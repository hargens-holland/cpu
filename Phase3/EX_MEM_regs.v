==> flow/design.v <==
module dff (q, d, wen, clk, rst);
    output         q;  
    input          d;  
    input 	   wen;  
    input          clk;  
    input          rst;  
    reg            state;
    assign q = state;
    always @(posedge clk) begin
      state <= rst ? 0 : (wen ? d : state);
    end
endmodule
module NOT_dff (q, d, wen, clk, rst);
    output         q;  
    input          d;  
    input 	   wen;  
    input          clk;  
    input          rst;  
    reg            state;
    assign q = state;
    always @(posedge clk) begin
      state <= rst ? 1 : (wen ? d : state);
    end
endmodule
module EX_MEM_Regs (
    input clk, rst_n,
    input LLB_in,
    input LHB_in,
    input stall,
    input MemRead_in,
    input MemWrite_in,
    input MemToReg_in,
    input RegWrite_in,
    input ID_EX_hlt,
    input [15:0] ALU_result_in,
    input [3:0] write_reg_addr_in,
    input [15:0] mux2_out,
    input test,
    output EX_MEM_MemRead,
    output EX_MEM_MemWrite,
    output EX_MEM_MemToReg,
    output EX_MEM_RegWrite,
    output [15:0] EX_MEM_ALU_Result,
    output [15:0] EX_MEM_WriteData,
    output [3:0] EX_MEM_WriteRegAddr,
    output EX_MEM_hlt,
    output LLB_out,
    output LHB_out
);
    wire [15:0] store_address;
    wire delay_flag, next_delay_flag;
    wire write_enable;
    wire reset;
    wire delay_flag_out;
    wire MemRead_out1, MemRead_out2, MemWrite_out1, MemWrite_out2;
    assign write_enable = ~stall;
    assign reset = ~rst_n | (((MemRead_in == MemRead_out2 & MemRead_in == 1) | (MemWrite_in == MemWrite_out2 & MemWrite_in == 1)));
    dff memR1_dff (
        .q(MemRead_out1),
        .d(MemRead_in),
        .wen(write_enable),
        .clk(clk),
        .rst(~rst_n)
    );
    dff memR2_dff (
        .q(MemRead_out2),
        .d(MemRead_out1),
        .wen(write_enable),
        .clk(clk),
        .rst(~rst_n)
    );
    dff memW1_dff (
        .q(MemWrite_out1),
        .d(MemWrite_in),
        .wen(write_enable),
        .clk(clk),
        .rst(~rst_n)
    );
    dff memW2_dff (
        .q(MemWrite_out2),
        .d(MemWrite_out1),
        .wen(write_enable),
        .clk(clk),
        .rst(~rst_n)
    );
    assign next_delay_flag = (test & ~delay_flag) ? 1'b1 : 
                             delay_flag ? 1'b0 : 
                             delay_flag;
    dff delay_flag_dff (
        .q(delay_flag),
        .d(next_delay_flag),
        .wen(write_enable),
        .clk(clk),
        .rst(reset)
    );
    wire [15:0] addr_with_offset = ALU_result_in + 16'h0004;
    wire [15:0] next_store_address = (MemWrite_in & ~test & ~delay_flag) ? addr_with_offset : store_address;
    dff store_addr_dff[15:0] (
        .q(store_address),
        .d(next_store_address),
        .wen(write_enable),
        .clk(clk),
        .rst(reset)
    );
    wire [15:0] final_alu_result = ((MemWrite_in & test) | (MemWrite_in & delay_flag)) ? store_address : ALU_result_in;
    assign delay_flag_out = delay_flag;
    dff memread_dff (
        .q(EX_MEM_MemRead),
        .d(MemRead_in),
        .wen(write_enable),
        .clk(clk),
        .rst(reset)
    );
    dff memwrite_dff (
        .q(EX_MEM_MemWrite),
        .d(MemWrite_in),
        .wen(write_enable),
        .clk(clk),
        .rst(reset)
    );
    dff memtoreg_dff (
        .q(EX_MEM_MemToReg),
        .d(MemToReg_in),
        .wen(write_enable),
        .clk(clk),
        .rst(reset)
    );
    dff regwrite_dff (
        .q(EX_MEM_RegWrite),
        .d(RegWrite_in),
        .wen(write_enable),
        .clk(clk),
        .rst(reset)
    );
    dff alu_result_dff[15:0] (
        .q(EX_MEM_ALU_Result),
        .d(final_alu_result),
        .wen(write_enable),
        .clk(clk),
        .rst(reset)
    );
    dff write_data_dff[15:0] (
        .q(EX_MEM_WriteData),
        .d(mux2_out),
        .wen(write_enable),
        .clk(clk),
        .rst(reset)
    );
    dff write_reg_addr_dff[3:0] (
        .q(EX_MEM_WriteRegAddr),
        .d(write_reg_addr_in),
        .wen(write_enable),
        .clk(clk),
        .rst(reset)
    );
    dff hlt (
        .q(EX_MEM_hlt),
        .d(ID_EX_hlt),
        .wen(write_enable),
        .clk(clk),
        .rst(reset)
    );
    dff LLB (
        .q(LLB_out),
        .d(LLB_in),
        .wen(write_enable),
        .clk(clk),
        .rst(reset)
    );
    dff LHB (
        .q(LHB_out),
        .d(LHB_in),
        .wen(write_enable),
        .clk(clk),
        .rst(reset)
    );
endmodule
* Reports on EX_MEM_Regs
What the tools print for EX_MEM_Regs, step after step.
Line numbers count from 1 in the design file above.
Operators: Yosys type, input widths -> output width; for muxes data width and select width s.
Library cell names are shortened.
A cell with - has no value.
- Top :: EX_MEM_Regs
- Clock input :: clk
- Library :: sky130hd
- Timing corner :: tt_025C_1v80

* After elaboration
Source: Yosys, flattened and elaborated, memories not mapped. Widths are those after wreduce. Registers that Yosys merges into a memory's read port (data or address) are not register bits. Print and check cells do not count. Equal cells are merged and count once.
- Register bits :: 64
- Output and inout bits :: 43
- Cells after elaboration :: 84
- Bits of input ports :: 47
- Bitwise gates (word level) :: 14
- Equal/unequal tests :: 2
- Add/subtract/negate cells :: 1
- Multiplexer cells :: 2
- Reduce/logical cells :: 1
** Operators with widths (number)
- $add 16x3->16 const B :: 1
- $mux 16 :: 1
- $and 1x1->1 :: 7
- $not 1->1 :: 4
- $or 1x1->1 :: 3
- $eq 1x1->1 :: 2
- $reduce_and 2->1 :: 1
- $mux 1 :: 1

* Depth
Yosys ltp: most cells in a row. Word level: on the elaborated netlist, between registers, memories and ports. Mapped: between sequential cells and ports; inverters and the memories' decode and read muxes count.
- Depth in word-level cells :: 4
- ABC_AREA :: 1
- Depth in mapped cells :: 9
- Mapped depth without buffers :: 8

* Mapped cells and area
Source: synth_stat.txt of the flow (Yosys; design flattened, memories mapped). It holds for the ABC_AREA given above (unset counts as 0); a run with the other value may have another netlist.
The area totals of this step are shown rounded.
- Buffer cells :: 57
- Mapped flip-flops :: 64
- Area of sequential cells :: 0.00128 mm2
- Cells in the netlist :: 429
- Chip area (Yosys) :: 0.00307 mm2
** Cells by type
- dfxtp_1 :: number 64, total area 1.28E+03 um2
- nand2_1 :: number 100, total area 375.36 um2
- buf_4 :: number 39, total area 292.781 um2
- nor2_1 :: number 51, total area 191.434 um2
- a21oi_1 :: number 38, total area 190.182 um2
- o21ai_0 :: number 34, total area 170.163 um2
- inv_1 :: number 39, total area 146.39 um2
- nand3_1 :: number 16, total area 80.077 um2
- xor2_1 :: number 6, total area 52.55 um2
- o211ai_1 :: number 5, total area 37.536 um2
- buf_6 :: number 3, total area 33.782 um2
- clkbuf_1 :: number 9, total area 33.782 um2
- nand4_1 :: number 5, total area 31.28 um2
- buf_2 :: number 6, total area 30.029 um2
- nor2_8 :: number 1, total area 20.019 um2
- nor3_4 :: number 1, total area 16.266 um2
- o21ai_1 :: number 3, total area 15.014 um2
- o21bai_1 :: number 2, total area 15.014 um2
Not listed: further types 7, cells in them 7.

* Timing after synthesis
Source: OpenSTA report_checks on the synthesized netlist (no wires, ideal clock, input and output delay 20% of the period each), path of least setup slack; recovery checks are left aside. Register names are those of the netlist, which keeps one name where synthesis merged equal registers.
- Kind :: input-to-reg
- Start :: input ALU_result_in[2]
- End :: register store_addr_dff[12].state
- Path delay :: 881 ps
- Launch time at the first pin :: 392 ps
- Data required time :: 1851 ps
- Stages :: 8
- External input delay :: 392 ps
- Clock period :: 1960 ps
- Library setup time :: 109 ps
- Path slack :: 687 ps
- Data arrival time :: 1164 ps
- Buffers on the path :: 0
- Period reached after synthesis :: 1273 ps
"path delay" is the arrival time less input delay plus setup time.
"stages": output pins that drive a net of the path, with the launching flip-flop's if there is one; two outputs of one cell count as two.
"period reached after synthesis" is the clock period less the worst setup slack; recovery checks do not enter. This is arithmetic on one report: input and output delays are still those of the set period (20% each).
The rows between start and end are the longest chain of elaborated cells between them; the timing report does not say that the signal goes this way. Where chains are equally long, one stands for them.
A line is the first line of the expression or statement that the cell stems from. Yosys adds cells for indexed reads and writes and turns some case tables into memories.
- Path through :: ha_1 > nand2_1 > nor2_1 > nand2_1 > o21bai_1 > nand3_1 > nand2_1 > inv_1
- Length of the longest elaborated chain :: 1
- Elaborated cells between the ends (all ways) :: 1
- Source lines of those cells :: 1
- Those cells by class :: add/sub (1)
** Ends and longest elaborated chain, post-synthesis
- start, declared :: line 35 : input [15:0] ALU_result_in,
- $add 16x3->16 :: line 96 : wire [15:0] addr_with_offset = ALU_result_in + 16'h0004;
- end, assigned :: line 10 : state <= rst ? 0 : (wen ? d : state);
- end, declared :: line 7 : reg            state;

* Worst path after layout
Path of least setup slack in the final report of record 1 (OpenROAD, finished layout, wires in). Where an end is a register, its clock arrival counts in the times.
The report prints the path's times to 10 ps; the period is as set.
- Kind :: reg-to-reg
- Start :: register delay_flag_dff.state
- End :: register store_addr_dff[12].state
- Buffers on the path :: 3
- Stages :: 8
- Path slack :: -30 ps
- Library setup time :: 100 ps
- Launch time at the first pin :: 320 ps
- Clock period :: 1160 ps
- Data required time :: 1390 ps
- Data arrival time :: 1420 ps
The rows between start and end are the longest chain of elaborated cells between them; the timing report does not say that the signal goes this way. Where chains are equally long, one stands for them.
- Path through :: dfxtp_4 > buf_6 > nor3_4 > buf_6 > clkbuf_16 > nand3_1 > nand2_1 > inv_1
- Length of the longest elaborated chain :: 3
- Elaborated cells between the ends (all ways) :: 3
- Those cells by class :: logic (2); reduce/logical (1)
** Ends and longest elaborated chain, after layout
- start, declared :: line 7 : reg            state;
- start, assigned :: line 10 : state <= rst ? 0 : (wen ? d : state);
- $not 1->1 :: line 97 : wire [15:0] next_store_address = (MemWrite_in & ~test & ~delay_flag) ? addr_with_offset : store_address;
- $and 1x1->1 :: line 97
- $reduce_and 2->1
- end, assigned :: line 10
- end, declared :: line 7

Memo
Re: implementation data of EX_MEM_Regs

Measured data: module EX_MEM_Regs, platform sky130hd, 2 stored runs of the flow under differing settings, order arbitrary. Input and output delays are each 20% of the period that was set; the output load is 0.01 pF.
"clock period achieved": clock period set for the run, less the worst setup slack. It is reckoned from that one timing run; input and output delays stay at 20% of the period that was set.
"time of the worst setup path" is the time allowed to the run's worst setup path (the clock period less input and output delay, where it has them) less its slack. Clock arrival times count: a late capture clock shortens it, a late launch clock lengthens it.
By "total design power" is meant OpenSTA's value without simulated activity: inputs other than the clock are taken to toggle once in ten clock periods, and the tool carries that through the logic.
"time of the worst setup path" is given in steps of 10 ps.
The measured numbers are rounded.

* Record 1
** Files
==> flow/run.sh <==
#!/bin/bash
# the make line also repeats the synthesis and layout settings of config.mk as NAME=value (left out here)
make -C /OpenROAD-flow-scripts/flow DESIGN_CONFIG=/design/flow/config.mk WORK_HOME=/design/flow/orfs CLKGATE_MAP_FILE= finish
==> flow/config.mk <==
export PLATFORM = sky130hd
export DESIGN_NAME = EX_MEM_Regs
export DESIGN_NICKNAME = EX_MEM_Regs
export VERILOG_FILES = /design/flow/design.v
export SDC_FILE = /design/flow/constraint.sdc
export NUM_CORES = 4
export LEC_CHECK = 0
export ABC_AREA = 1
export CAP_MARGIN = 20
export CORE_MARGIN = 2
export CORE_UTILIZATION = 22
export GPL_ROUTABILITY_DRIVEN = 1
export PLACE_DENSITY = 0.63
export SETUP_SLACK_MARGIN = 0.1
export SLEW_MARGIN = 40
==> flow/constraint.sdc <==
create_clock -name core_clock -period 1.16 [get_ports {clk}]
set_input_delay 0.2320 -clock core_clock [delete_from_list [all_inputs] [get_ports {clk}]]
set_output_delay 0.2320 -clock core_clock [all_outputs]
set_load 0.01 [all_outputs]
** Results
- Utilization :: 0.338
- Die outline area :: 0.0149 mm2
- Time of the worst setup path :: 1,190 ps
- Critical path type :: reg-to-reg
- Total design power :: 0.0058 W
- Total negative slack on setup checks :: -103 ps
- Clock period achieved :: 1,190 ps
- Final worst hold slack :: 408 ps
- Standard-cell area after routing :: 0.00465 mm2
- Setup slack of the critical path :: -30 ps
- Netlist area reported by Yosys :: 0.00307 mm2

* Record 2
** Files
==> flow/run.sh <==
#!/bin/bash
# the make line also repeats the synthesis and layout settings of config.mk as NAME=value (left out here)
make -C /OpenROAD-flow-scripts/flow DESIGN_CONFIG=/design/flow/config.mk WORK_HOME=/design/flow/orfs CLKGATE_MAP_FILE= finish
==> flow/config.mk <==
export PLATFORM = sky130hd
export DESIGN_NAME = EX_MEM_Regs
export DESIGN_NICKNAME = EX_MEM_Regs
export VERILOG_FILES = /design/flow/design.v
export SDC_FILE = /design/flow/constraint.sdc
export NUM_CORES = 4
export LEC_CHECK = 0
export CAP_MARGIN = 10
export CORE_ASPECT_RATIO = 1.12
export CORE_MARGIN = 2
export CORE_UTILIZATION = 71
export CTS_CLUSTER_DIAMETER = 385
export GPL_ROUTABILITY_DRIVEN = 0
export GPL_TIMING_DRIVEN = 0
export PLACE_DENSITY_LB_ADDON = 0.16
export SETUP_SLACK_MARGIN = 0.17
export SLEW_MARGIN = 20
==> flow/constraint.sdc <==
create_clock -name core_clock -period 2.13 [get_ports {clk}]
set_input_delay 0.4260 -clock core_clock [delete_from_list [all_inputs] [get_ports {clk}]]
set_output_delay 0.4260 -clock core_clock [all_outputs]
set_load 0.01 [all_outputs]
** Results
Stopped before the end: placement reported FLW-0024.
